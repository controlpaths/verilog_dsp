==> flow/design.v <==
module qam16_data_packet (
  input aclk, 
  input resetn, 
  input [31:0] s_axis_tdata, 
  input s_axis_tvalid, 
  output s_axis_tready, 
  output reg [3:0] m_axis_tdata,
  output reg m_axis_tvalid,
  input m_axis_tready
);
  reg [2:0] packet_counter;  
  reg [31:0] s_axis_tdata_reg;  
  reg s_axis_tvalid_reg;  
  always @(posedge aclk)
    if (!resetn) begin
      m_axis_tdata <= 4'd0;
      packet_counter <= 3'd0;
      m_axis_tvalid <= 1'b0;
    end
    else 
      if (m_axis_tready && (s_axis_tvalid_reg || (packet_counter > 0))) begin
        m_axis_tdata <= s_axis_tdata_reg[5'd3+{packet_counter, 2'b00} -:4];
        packet_counter <= packet_counter + 1;
        m_axis_tvalid <= 1'b1;
      end
      else
        m_axis_tvalid <= 1'b0;
  always @(posedge aclk)
    if (!resetn) begin
      s_axis_tdata_reg <= 32'd0;
      s_axis_tvalid_reg <= 1'b0;
    end
    else 
      if (s_axis_tvalid) begin
        s_axis_tdata_reg <= s_axis_tdata;
        s_axis_tvalid_reg <= 1'b1;
      end
      else begin
        s_axis_tdata_reg <= s_axis_tdata_reg;
        s_axis_tvalid_reg <= 1'b0;
      end
  assign s_axis_tready = (!s_axis_tvalid && !s_axis_tvalid_reg && m_axis_tready && (packet_counter == 0))? 1'b1: 1'b0;
endmodule
* From RTL to reports: qam16_data_packet *
What the tools print for qam16_data_packet, step after step.
Line numbers count from 1 in the design file above.
Cell names lack the library's common part.
A cell with n/a has no value.

inputs
  design top = qam16_data_packet
  clock = aclk
  library = sky130hd
  corner = tt_025C_1v80

* Word level *
Counts by Yosys on the flattened word-level netlist (proc, flatten, opt, wreduce; memories kept). Register bits leave out memories and registers merged into their read ports (data or address); mux counts leave out enables and synchronous resets folded into registers. Print and check cells are left out. Cells with the same type and inputs are merged into one.

word-level totals
  register bits = 41
  latch bits = 0
  bits in writable memories = 0
  bits in read-only memories = 0
  word width x clocked read ports = 0
  memories kept = 0
  input bits = 36
  output and inout port bits = 6
  word-level cells = 22

cells by class
  add/subtract/negate cells = 4
  $mul = 0
  divide/modulo/power cells = 0
  $lt $le $gt $ge = 1
  equal/unequal tests = 0
  shifts and indexed selects = 1
  multiplexer cells = 3
  bitwise gates (word level) = 0
  reduce/logical cells = 8

operators with widths
  operator                                                               number
  32-bit by 7-bit variable part select with 4-bit output                 1
  6-bit by 3-bit subtractor with 7-bit output (second input constant)    1
  5-bit by 1-bit adder with 6-bit output (second input constant)         1
  2-bit by 5-bit adder with 5-bit output (first input constant)          1
  1-bit logical AND                                                      4
  3-bit by 1-bit adder with 3-bit output (second input constant)         1
  3-bit by 1-bit > comparator with 1-bit output (second input constant)  1
  3-bit zero test                                                        1
  1-bit 2-to-1 mux                                                       3
  1-bit zero test                                                        2
  1-bit logical OR                                                       1

* Depth *
Yosys ltp: most cells in a row. Word level: on the elaborated netlist, between registers, memories and ports. Mapped: between sequential cells and ports; inverters and the memories' decode and read muxes count.

depth
  depth after elaboration = 5
  ABC_AREA = 0
  depth in mapped cells = 9
  gate-level depth less buffers = 5

* Mapped cells and area *
Yosys stat after the flow's synthesis: flattened, memories mapped to cells. It holds for the ABC_AREA given above (unset counts as 0); a run with the other value may have another netlist.

cell types
  type      number  total area (um^2)
  dfxtp_1   41      820.787
  mux2i_1   48      480.461
  nor2_1    33      123.869
  a22oi_1   8       60.058
  a32o_1    4       40.038
  ha_1      2       25.024
  buf_6     2       22.522
  buf_2     4       20.019
  a21oi_1   3       15.014
  clkbuf_1  4       15.014
  inv_1     4       15.014
  and2_1    2       12.512
  and3_4    1       11.261
  a21oi_2   1       8.758
  nand4b_1  1       8.758
  or3b_1    1       8.758
  a21o_1    1       7.507
  and2b_1   1       7.507

Other cell types: 8; their cells: 8.

synthesis totals
  standard cells after synthesis = 169
  mapped area = 1749.2 um^2
  area of sequential cells = 820.8 um^2
  flip-flop cells = 41
  buffer cells = 11

* Worst setup path after synthesis *
Path of least setup slack by OpenSTA after synthesis, without wires, with an ideal clock, recovery checks aside; 20% of the period is set as input and as output delay. Where synthesis merged equal registers, the netlist keeps one of their names.

path post-synthesis
  path type = register to output
  start = register packet_counter[0]
  end = output s_axis_tready
  clock period = 2130 ps
  external output delay = 426 ps
  time at the first pin = 0 ps
  data arrival time = 1629 ps
  required time = 1704 ps
  setup slack = 75 ps
  delay of the path = 1629 ps
  stages = 8
  buffers on the path = 3
  synthesis period reached = 2055 ps

"delay of the path" = arrival - input delay + setup time.
At an output port there is no setup time.
"stages": output pins that drive a net of the path, with the launching flip-flop's if there is one; two outputs of one cell count as two.
"synthesis period reached" is the clock period less the worst setup slack; recovery checks do not enter. This is arithmetic on one report: input and output delays are still those of the set period (20% each).
Between the ends stands the longest chain of elaborated cells between them, by number of cells; it is not shown to be the way that was timed. Of several equally long chains one is given.
A line is the first line of the expression or statement that the cell stems from. Yosys adds cells for indexed reads and writes and turns some case tables into memories.

on the way, post-synthesis
  path through = dfxtp_1 -> buf_2 -> buf_4 -> inv_1 -> ha_1 -> or3b_1 -> buf_6 -> nor3_1
  cells in the longest elaborated chain = 3
  elaborated cells on any way between the ends = 3
  source lines of those cells = 1
  those cells by class = mux (1); reduce/logical (2)

RTL lines, path post-synthesis
  item               line  text
  from (decl)        11    reg [2:0] packet_counter;
  from (assign)      17    packet_counter <= 3'd0;
  from (assign)      23    packet_counter <= packet_counter + 1;
  3-bit zero test    42    assign s_axis_tready = (!s_axis_tvalid && !s_axis_tvalid_reg && m_axis_tready && (packet_counter == 0))? 1'b1: ...
  1-bit logical AND  42
  1-bit 2-to-1 mux   42
  to (decl)          6     output s_axis_tready,

* Path in the finished layout *
Path of least setup slack in the final report of entry A (OpenROAD, finished layout, wires in). Where an end is a register, its clock arrival counts in the times.
The path's times are printed in steps of 10 ps; the period is the one set.

path post-layout
  path type = register to output
  start = register packet_counter[1]
  end = output s_axis_tready
  clock period = 2970 ps
  external output delay = 590 ps
  time at the first pin = 270 ps
  data arrival time = 2060 ps
  required time = 2380 ps
  setup slack = 320 ps
  stages = 6
  buffers on the path = 1

Between the ends stands the longest chain of elaborated cells between them, by number of cells; it is not shown to be the way that was timed. Of several equally long chains one is given.

on the way, post-layout
  path through = dfxtp_1 -> inv_1 -> ha_1 -> or3b_1 -> nor3_1 -> clkdlybuf4s50_1
  cells in the longest elaborated chain = 3
  elaborated cells on any way between the ends = 3
  source lines of those cells = 1
  those cells by class = mux (1); reduce/logical (2)

RTL lines, path post-layout
  item               line  text
  from (decl)        11    reg [2:0] packet_counter;
  from (assign)      17    packet_counter <= 3'd0;
  from (assign)      23    packet_counter <= packet_counter + 1;
  3-bit zero test    42    assign s_axis_tready = (!s_axis_tvalid && !s_axis_tvalid_reg && m_axis_tready && (packet_counter == 0))? 1'b1: ...
  1-bit logical AND  42
  1-bit 2-to-1 mux   42
  to (decl)          6     output s_axis_tready,

Lab notebook: qam16_data_packet

qam16_data_packet through Yosys and OpenROAD on sky130hd: 2 stored runs, unordered, with their settings and measured results. The constraints put input and output delay at 20% of the set period each and load the outputs with 0.01 pF.
"period reached" means the clock period less the worst setup slack. The figure is calculated, with input and output delays left at 20% of the set period.
By "power consumption" is meant OpenSTA's value without simulated activity: inputs other than the clock are taken to toggle once in ten clock periods, and the tool carries that through the logic.
A setting shown as - is not set for that run.

setting or result                        entry A  entry B
period_ns                                2.97     2.25
CORE_UTILIZATION                         23       40
SETUP_SLACK_MARGIN                       -0.26    -
PLACE_DENSITY_LB_ADDON                   0.21     -
HOLD_SLACK_MARGIN                        0.04     -
CORE_ASPECT_RATIO                        1.71     -
CORE_MARGIN                              8        2
CAP_MARGIN                               15       20
MAX_ROUTING_LAYER                        met5     -
SLEW_MARGIN                              20       20
worst setup slack after layout (ps)      316      197
full die area (um^2)                     10753.0  4918.2
standard-cell area after routing (um^2)  2373.5   2280.9
power consumption (mW)                   1.291    1.479
worst hold slack (ps)                    480      480
netlist area reported by Yosys (um^2)    1749.2   1749.2
period reached (ps)                      2654     2053
utilization in the final report (%)      32.1     53.1
