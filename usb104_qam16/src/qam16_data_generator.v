==> flow/design.v <==
module qam16_data_generator (
  input aclk, 
  input resetn, 
  output reg [31:0] m_axis_tdata,
  output reg m_axis_tvalid,
  input m_axis_tready
);
  reg [63:0] data64;  
  always @(posedge aclk)
    if (!resetn) begin
      m_axis_tdata <= 32'd0;
      m_axis_tvalid <= 1'b0;
      data64 <= 64'd0;
    end 
    else 
      if (m_axis_tready) begin
        m_axis_tvalid <= 1'b1;
        m_axis_tdata <= data64[47-:32];
      end
      else begin
        m_axis_tvalid <= 1'b0;
        data64 <= data64 - 64'd44444;
      end
endmodule
* From RTL to reports: qam16_data_generator
What the tools print for qam16_data_generator, step after step. Lines are those of the file above, counted from 1. Operators carry their Yosys type and port widths (W data, S select, Z words). Library cell names are shortened. A cell with -- has no value.
Design: design top qam16_data_generator, clock input aclk, cell library sky130hd, timing corner tt_025C_1v80

* After elaboration
Source: Yosys, flattened and elaborated, memories not mapped. Widths are those after wreduce; folded enables and synchronous resets count as part of the registers. Registers that Yosys merges into a memory's read port (data or address) are not register bits. Print and check cells do not count. Equal cells are merged and count once.
Bit counts: register bits 97, bits in latches 0, bits in writable memories 0, ROM bits 0, word width x clocked read ports 0, memory cells 0, input port bits 3, output and inout bits 33, word-level cells 5
Cells by class: add/sub/neg operators 1, multipliers 0, div/mod/pow operators 0, order comparisons 0, equal/unequal tests 0, shift-type cells 0, muxes and demuxes 1, bitwise operators 0, reductions and logical operators 0
Operators with widths (number):
- $sub A64 B16 Y64 const B | 1
- $mux W1 | 1

* Depth
Longest topological path by Yosys (ltp), each cell counted once; first at word level (registers and memories cut), then after technology mapping (sequential cells cut; the memories' decode and read muxes count).
Depth: depth after elaboration 1, ABC_AREA 0, gate-level depth with buffers 7, mapped depth without buffers 6

* After synthesis
The flow's flattened synthesis, as Yosys stat reports it; memories are mapped. The netlist is that of the ABC_AREA named above (0 if unset); the other value can give another one. Totals and module areas in this step are rounded.
Mapped netlist: mapped cells 366, synthesis area 3433 µm², area of sequential cells 1582 µm², mapped flip-flops 79, buffers 23
Cell types:
- dfxtp_1 | number 79, area in all 1.58E+03 µm²
- mux2i_1 | number 41, area in all 410.394 µm²
- nor2_1 | number 59, area in all 221.462 µm²
- xnor2_1 | number 14, area in all 122.618 µm²
- or4_1 | number 14, area in all 105.101 µm²
- a21oi_1 | number 20, area in all 100.096 µm²
- nand2_1 | number 21, area in all 78.826 µm²
- clkbuf_1 | number 16, area in all 60.058 µm²
- nand2b_1 | number 8, area in all 50.048 µm²
- a211oi_1 | number 6, area in all 45.043 µm²
- o211ai_1 | number 6, area in all 45.043 µm²
- xor2_1 | number 5, area in all 43.792 µm²
- o21ai_0 | number 8, area in all 40.038 µm²
- o31ai_1 | number 5, area in all 37.536 µm²
- or3_1 | number 6, area in all 37.536 µm²
- nor2b_1 | number 5, area in all 31.28 µm²
- nor4_1 | number 5, area in all 31.28 µm²
- a2111oi_2 | number 2, area in all 30.029 µm²
Other cell types: 32; their cells: 46.

* Timing after synthesis
OpenSTA on the mapped netlist: ideal clock, no wires. The path of least setup slack (recovery checks aside). Input and output delay are each 20% of the period. Register names are those of the netlist, which keeps one name where synthesis merged equal registers.
Timing path after synthesis: kind input to register, from in m_axis_tready, to reg data64[47], clock period 4.83 ns, input delay 0.966 ns, time at the first pin 0.966 ns, arrival 2.788 ns, data required time 4.758 ns, slack 1.971 ns, delay of the path 1.894 ns, driving pins on the path 7, synthesis period reached 2.859 ns
"delay of the path" is the arrival time less input delay plus setup time. "driving pins on the path": output pins that drive a net of the path, with the launching flip-flop's if there is one; two outputs of one cell count as two. "synthesis period reached" = period - worst setup slack (recovery checks aside). The figure is calculated, with input and output delays left at 20% of the set period.
On the way, after synthesis: cell sequence clkbuf_1 a211o_1 or4_1 buf_2 or2_2 nor4_1 mux2i_1
RTL lines, path after synthesis:
- from (decl) | line 6 | input m_axis_tready
- to (assign) | line 13 | data64 <= 64'd0;
- to (assign) | line 22 | data64 <= data64 - 64'd44444;
- to (decl) | line 8 | reg [63:0] data64;
No chain of elaborated cells between the ends is given.

Subject: flow runs of qam16_data_generator

Hi,

module qam16_data_generator, platform sky130hd, 2 stored runs of the flow under differing settings, order arbitrary. Input and output delays are each 20% of the period that was set; the output load is 0.01 pF.

* Entry A | settings: period_ns 2.56; CORE_UTILIZATION 65; SETUP_SLACK_MARGIN 0.04; PLACE_DENSITY_LB_ADDON 0.25; CORE_MARGIN 7; CELL_PAD_IN_SITES_GLOBAL_PLACEMENT 1; ABC_AREA 0; CTS_CLUSTER_DIAMETER 138; SLEW_MARGIN 20; MAX_ROUTING_LAYER met5; CAP_MARGIN 20 | stopped before the end: placement reported FLW-0024
* Entry B | settings: period_ns 2.01; CORE_UTILIZATION 70; SETUP_SLACK_MARGIN -0.05; PLACE_DENSITY_LB_ADDON 0.12; CORE_ASPECT_RATIO 1.5; CORE_MARGIN 6; CELL_PAD_IN_SITES_GLOBAL_PLACEMENT 3; CTS_CLUSTER_SIZE 23; CAP_MARGIN 5; MIN_ROUTING_LAYER met1; SLEW_MARGIN 20 | stopped before the end: placement reported FLW-0024

Regards
