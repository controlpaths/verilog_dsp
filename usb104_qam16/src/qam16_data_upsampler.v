==> flow/design.v <==
module qam16_data_upsampler #(
  parameter upsampling_factor = 10,
  parameter prescaler_factor = 1000
  )(
  input aclk, 
  input resetn, 
  input [3:0] s_axis_tdata, 
  input s_axis_tvalid, 
  output s_axis_tready, 
  output reg [15:0] m_axis_real_tdata,
  output reg m_axis_real_tvalid,
  input m_axis_real_tready,
  output reg [15:0] m_axis_imag_tdata,
  output reg m_axis_imag_tvalid,
  input m_axis_imag_tready
  );
  localparam modulation_gain = 16'd5000;
  reg [1:0] qam16_upsampler_state;  
  reg [$clog2(upsampling_factor):0] upsampling_counter;  
  reg [$clog2(prescaler_factor):0] prescaler_counter;  
  reg [15:0] modulation_real_dict [15:0];  
  reg [15:0] modulation_imag_dict [15:0];  
  initial begin
    modulation_real_dict[0] <= -16'sd3 * modulation_gain;
    modulation_real_dict[1] <= -16'sd1 * modulation_gain;
    modulation_real_dict[2] <= 16'sd3 * modulation_gain;
    modulation_real_dict[3] <= 16'sd1 * modulation_gain;
    modulation_real_dict[4] <= -16'sd3 * modulation_gain;
    modulation_real_dict[5] <= -16'sd1 * modulation_gain;
    modulation_real_dict[6] <= 16'sd3 * modulation_gain;
    modulation_real_dict[7] <= 16'sd1 * modulation_gain;
    modulation_real_dict[8] <= -16'sd3 * modulation_gain;
    modulation_real_dict[9] <= -16'sd1 * modulation_gain;
    modulation_real_dict[10] <= 16'sd3 * modulation_gain;
    modulation_real_dict[11] <= 16'sd1 * modulation_gain;
    modulation_real_dict[12] <= -16'sd3 * modulation_gain;
    modulation_real_dict[13] <= -16'sd1 * modulation_gain;
    modulation_real_dict[14] <= 16'sd3 * modulation_gain;
    modulation_real_dict[15] <= 16'sd1 * modulation_gain;
  end
  initial begin
    modulation_imag_dict[0] <= -16'sd3 * modulation_gain;
    modulation_imag_dict[1] <= -16'sd3 * modulation_gain;
    modulation_imag_dict[2] <= -16'sd3 * modulation_gain;
    modulation_imag_dict[3] <= -16'sd3 * modulation_gain;
    modulation_imag_dict[4] <= -16'sd1 * modulation_gain;
    modulation_imag_dict[5] <= -16'sd1 * modulation_gain;
    modulation_imag_dict[6] <= -16'sd1 * modulation_gain;
    modulation_imag_dict[7] <= -16'sd1 * modulation_gain;
    modulation_imag_dict[8] <= 16'sd3 * modulation_gain;
    modulation_imag_dict[9] <= 16'sd3 * modulation_gain;
    modulation_imag_dict[10] <= 16'sd3 * modulation_gain;
    modulation_imag_dict[11] <= 16'sd3 * modulation_gain;
    modulation_imag_dict[12] <= 16'sd1 * modulation_gain;
    modulation_imag_dict[13] <= 16'sd1 * modulation_gain;
    modulation_imag_dict[14] <= 16'sd1 * modulation_gain;
    modulation_imag_dict[15] <= 16'sd1 * modulation_gain;
  end
  always @(posedge aclk)
    if (!resetn) begin
      qam16_upsampler_state <= 2'b00;
      upsampling_counter <= 0;
      m_axis_real_tdata <= 14'd0;
      m_axis_imag_tdata <= 14'd0;
      m_axis_real_tvalid <= 1'b0;
      m_axis_imag_tvalid <= 1'b0;
      prescaler_counter <= 1'b0;
    end
    else 
      case (qam16_upsampler_state)
        2'b00: begin  
          if (s_axis_tvalid) qam16_upsampler_state <= 2'b01;
          else qam16_upsampler_state <= 2'b00;
          upsampling_counter <= 0;
          m_axis_real_tdata <= 14'd0;
          m_axis_imag_tdata <= 14'd0;
          m_axis_real_tvalid <= 1'b0;
          m_axis_imag_tvalid <= 1'b0;
          prescaler_counter <= 0;
        end
        2'b01: begin  
          if (m_axis_real_tready && m_axis_imag_tready && (upsampling_counter < upsampling_factor)) qam16_upsampler_state <= 2'b10;
          else if (m_axis_real_tready && m_axis_imag_tready && (upsampling_counter == upsampling_factor)) qam16_upsampler_state <= 2'b00;
          else qam16_upsampler_state <= 2'b01;
          upsampling_counter <= upsampling_counter;
          m_axis_real_tdata <= m_axis_real_tdata;
          m_axis_imag_tdata <= m_axis_imag_tdata;
          m_axis_real_tvalid <= 1'b0;
          m_axis_imag_tvalid <= 1'b0;
          prescaler_counter <= 0;
        end
        2'b10: begin  
          qam16_upsampler_state <= 2'b11;
          upsampling_counter <= upsampling_counter + 1;
          m_axis_real_tdata <= (upsampling_counter == 0)? modulation_real_dict[s_axis_tdata]:16'd0;
          m_axis_imag_tdata <= (upsampling_counter == 0)? modulation_imag_dict[s_axis_tdata]:16'd0;
          m_axis_real_tvalid <= 1'b1;
          m_axis_imag_tvalid <= 1'b1;
          prescaler_counter <= 0;
        end
        2'b11: begin  
          if (prescaler_counter == prescaler_factor) qam16_upsampler_state <= 2'b01;
          else qam16_upsampler_state <= 2'b11;
          m_axis_real_tvalid <= 1'b0;
          m_axis_imag_tvalid <= 1'b0;
          prescaler_counter <= prescaler_counter +1;
        end
      endcase
  assign s_axis_tready = (s_axis_tvalid || (qam16_upsampler_state != 2'b00))? 1'b0: 1'b1;
endmodule
; Step by step through the tools: qam16_data_upsampler
; Tool output for the design above, in the order of the flow.
; Line numbers count from 1 in the design file above.
; Operators: Yosys type, input widths -> output width; for muxes data width and select width s.
; A cell with -- has no value.
[setup]
design = qam16_data_upsampler
clock_port = aclk
cell_library = sky130hd
pvt_corner = tt_025C_1v80

; After elaboration
; Counts by Yosys on the flattened word-level netlist (proc, flatten, opt, wreduce; memories kept). Register bits leave out memories and registers merged into their read ports (data or address). Print and check cells are left out.
; Memory sizes are those after Yosys's memory passes, which may raise the word count (mostly to a power of two), join words into wider ones and drop unused or constant bits.
[op_classes]
n_addsub = 2
mul = 0
div_mod_pow = 0
cmp = 1
equal = 5
shift = 0
muxes = 13
n_logic = 0
n_reduce_logical = 10
[op_table]
columns = cell, count
row1 = $pmux 16 s2, 2
row2 = $mux 16, 2
row3 = $pmux 11 s2, 1
row4 = $add 11x1->11 const B, 1
row5 = $eq 11x10->1 const B, 1
row6 = $pmux 5 s2, 1
row7 = $pmux 2 s4, 1
row8 = $reduce_or 3->1, 2
row9 = $add 5x1->5 const B, 1
row10 = $lt 5x4->1 const B, 1
row11 = $eq 5x4->1 const B, 1
row12 = $logic_not 5->1, 1
row13 = $eq 2x2->1 const B, 2
row14 = $reduce_bool 2->1, 2
row15 = $mux 2, 2
row16 = $logic_and 1x1->1, 3
row17 = $mux 1, 3
row18 = $eq 2x1->1 const B, 1
row19 = $logic_not 2->1, 1
row20 = $pmux 1 s2, 1
row21 = $logic_or 1x1->1, 1
[word_totals]
ff_bits = 51
latch_bits = 0
ram_bits = 0
rom_bits = 384
clocked_rd_ports_x_width = 0
memories = 2
inputBits = 9
out_inout_bits = 35
elab_cells = 39
[memory_table]
columns = name, size, width, rd, wr, line_no
row1 = modulation_imag_dict, 16, 12, 1, 0, 22  ; reg [15:0] modulation_imag_dict [15:0];
row2 = modulation_real_dict, 16, 12, 1, 0, 21  ; reg [15:0] modulation_real_dict [15:0];

; Longest topological paths
; Longest topological path by Yosys (ltp), each cell counted once; first at word level (registers and memories cut), then after technology mapping (sequential cells cut; the memories' decode and read muxes count).
[logic_depth]
depth_word = 5
abc_area = 0
mapped_depth = 5
mapped_depth_nobuf = 5

; Netlist
; Source: synth_stat.txt of the flow (Yosys; design flattened, memories mapped). It holds for the ABC_AREA given above (unset counts as 0); a run with the other value may have another netlist.
[mapped]
cell_count = 152
yosys_area_um2 = 1381.3
seqArea_um2 = 560.5
ff_cells = 28
n_buf = 28
[types]
columns = cell, count
row1 = sky130_fd_sc_hd__dfxtp_1, 28
row2 = sky130_fd_sc_hd__buf_4, 24
row3 = sky130_fd_sc_hd__ha_1, 5
row4 = sky130_fd_sc_hd__nand2_1, 12
row5 = sky130_fd_sc_hd__o21ai_0, 9
row6 = sky130_fd_sc_hd__a32o_1, 4
row7 = sky130_fd_sc_hd__a21oi_1, 7
row8 = sky130_fd_sc_hd__xnor2_1, 4
row9 = sky130_fd_sc_hd__xor2_1, 4
row10 = sky130_fd_sc_hd__nor2_1, 8
row11 = sky130_fd_sc_hd__inv_1, 7
row12 = sky130_fd_sc_hd__o31ai_1, 3
row13 = sky130_fd_sc_hd__or4_1, 3
row14 = sky130_fd_sc_hd__nand4_4, 1
row15 = sky130_fd_sc_hd__nand3_1, 4
row16 = sky130_fd_sc_hd__nor2b_1, 3
row17 = sky130_fd_sc_hd__and3b_1, 2
row18 = sky130_fd_sc_hd__nand4b_1, 2
; Not listed: further types 17, cells in them 22.

; Timing after synthesis
; Source: OpenSTA report_checks on the synthesized netlist (no wires, ideal clock, input and output delay 20% of the period each), path of least setup slack; recovery checks are left aside. Register names are those of the netlist, which keeps one name where synthesis merged equal registers.
[synth_path]
kind = flip-flop to flip-flop
start = register prescaler_counter[0]
end = register qam16_upsampler_state[1]
period_ns = 1.7
setup_ns = 0.134
launch_ns = 0.000
arrival_ns = 1.255
setup_slack_ns = 0.311
path_delay_ns = 1.389
stages = 6
path_buffers = 0
period_less_setup_slack_ns = 1.389
; "path_delay_ns" = arrival - input delay + setup time.
; "stages" counts driving pins, that of a launching flip-flop among them; a cell with two outputs on the path counts twice.
; "period_less_setup_slack_ns" is the clock period less the worst setup slack; recovery checks do not enter. This is arithmetic on one report: input and output delays are still those of the set period (20% each).
; Between the ends stands the longest chain of elaborated cells between them, by number of cells; it is not shown to be the way that was timed. Of several equally long chains one is given.
; Each line given opens the expression or statement behind the cell; cells for indexed reads and writes are added by Yosys, which also makes memories of some case tables.
; At most two assigning lines are given for a register; there are more.
[synth_between]
cell_sequence = sky130_fd_sc_hd__dfxtp_1 > sky130_fd_sc_hd__inv_1 > sky130_fd_sc_hd__ha_1 > sky130_fd_sc_hd__or4b_2 > sky130_fd_sc_hd__nor3_1 > sky130_fd_sc_hd__nor3_1
elab_chain_cells = 3
cone_cells = 3
[synth_lines]
columns = item, line_no
row1 = from (decl), 20  ; reg [$clog2(prescaler_factor):0] prescaler_counter;
row2 = from (assign), 67  ; prescaler_counter <= 1'b0;
row3 = from (assign), 106  ; prescaler_counter <= prescaler_counter +1;
row4 = $eq 11x10->1, 102  ; if (prescaler_counter == prescaler_factor) qam16_upsampler_state <= 2'b01;
row5 = $mux 2, 102
row6 = $pmux 2 s4, 70  ; case (qam16_upsampler_state)
row7 = to (assign), 72  ; if (s_axis_tvalid) qam16_upsampler_state <= 2'b01;
row8 = to (assign), 73  ; else qam16_upsampler_state <= 2'b00;
row9 = to (decl), 18  ; reg [1:0] qam16_upsampler_state;

; Path in the finished layout
; Path of least setup slack in the final report of run 1 (OpenROAD, finished layout, wires in). Where an end is a register, its clock arrival counts in the times.
[layout_path]
kind = input port to output port
start = input s_axis_tvalid
end = output s_axis_tready
period_ns = 1.69
input_delay_ns = 0.34
output_delay_ns = 0.34
launch_ns = 0.34
arrival_ns = 1.08
setup_slack_ns = 0.27
stages = 3
path_buffers = 2
; Between the ends stands the longest chain of elaborated cells between them, by number of cells; it is not shown to be the way that was timed. Of several equally long chains one is given.
[layout_between]
cell_sequence = sky130_fd_sc_hd__clkdlybuf4s50_1 > sky130_fd_sc_hd__nor3_2 > sky130_fd_sc_hd__clkbuf_2
elab_chain_cells = 2
cone_cells = 2
[layout_lines]
columns = item, line_no
row1 = from (decl), 8  ; input s_axis_tvalid,
row2 = $logic_or 1x1->1, 109  ; assign s_axis_tready = (s_axis_tvalid || (qam16_upsampler_state != 2'b00))? 1'b0: 1'b1;
row3 = $mux 1, 109
row4 = to (decl), 9  ; output s_axis_tready,

; Measured data: module qam16_data_upsampler, platform sky130hd, 2 stored runs of the flow under differing settings, order arbitrary. Input and output delays are each 20% of the period that was set; the output load is 0.01 pF.
; "timing.achieved_period_ns" means the clock period less the worst setup slack. The figure is calculated, with input and output delays left at 20% of the set period.
; "critical_path_time_ns" means the part of the period allowed to the worst setup path (the constraints hold back 20% at inputs and 20% at outputs) less its slack; where the path has registers, the arrival times of their clocks count too.
; "power_w" is the tool's figure for a default switching activity; nothing was simulated.

[run 1: settings]
period_ns = 1.69
CORE_UTILIZATION = 27
SETUP_SLACK_MARGIN = 0.3
PLACE_DENSITY_LB_ADDON = 0.01
HOLD_SLACK_MARGIN = 0.18
CORE_MARGIN = 7
CELL_PAD_IN_SITES_DETAIL_PLACEMENT = 1
TNS_END_PERCENT = 90
ABC_AREA = 0
GPL_ROUTABILITY_DRIVEN = 0
CTS_CLUSTER_SIZE = 60
CTS_CLUSTER_DIAMETER = 211
SLEW_MARGIN = 35
MAX_ROUTING_LAYER = met5
CAP_MARGIN = 20
[run 1: results]
ys_area_um2 = 1381.3
fin_hold_ws_ns = 0.460
finish.stdcell_area_um2 = 1854.3
power_w = 0.001316
die_um2 = 7314.5
timing.achieved_period_ns = 1.421
timing.setup.ws_ns = 0.269
tns_ns = 0.000
finalUtil_pct = 38.5
critical_path_time_ns = 0.75
path_kind = input port to output port

[run 2: settings]
period_ns = 1.47
CORE_UTILIZATION = 20
SETUP_SLACK_MARGIN = 0.0
CORE_ASPECT_RATIO = 1.76
TNS_END_PERCENT = 10
ABC_AREA = 1
GPL_ROUTABILITY_DRIVEN = 0
CTS_CLUSTER_SIZE = 94
CTS_CLUSTER_DIAMETER = 324
SLEW_MARGIN = 40
CAP_MARGIN = 20
CORE_MARGIN = 2
[run 2: results]
ys_area_um2 = 1493.9
fin_hold_ws_ns = 0.459
finish.stdcell_area_um2 = 1959.4
power_w = 0.001584
die_um2 = 8204.4
timing.achieved_period_ns = 1.444
timing.setup.ws_ns = 0.026
tns_ns = 0.000
finalUtil_pct = 27.3
critical_path_time_ns = 1.15
path_kind = flip-flop to output port
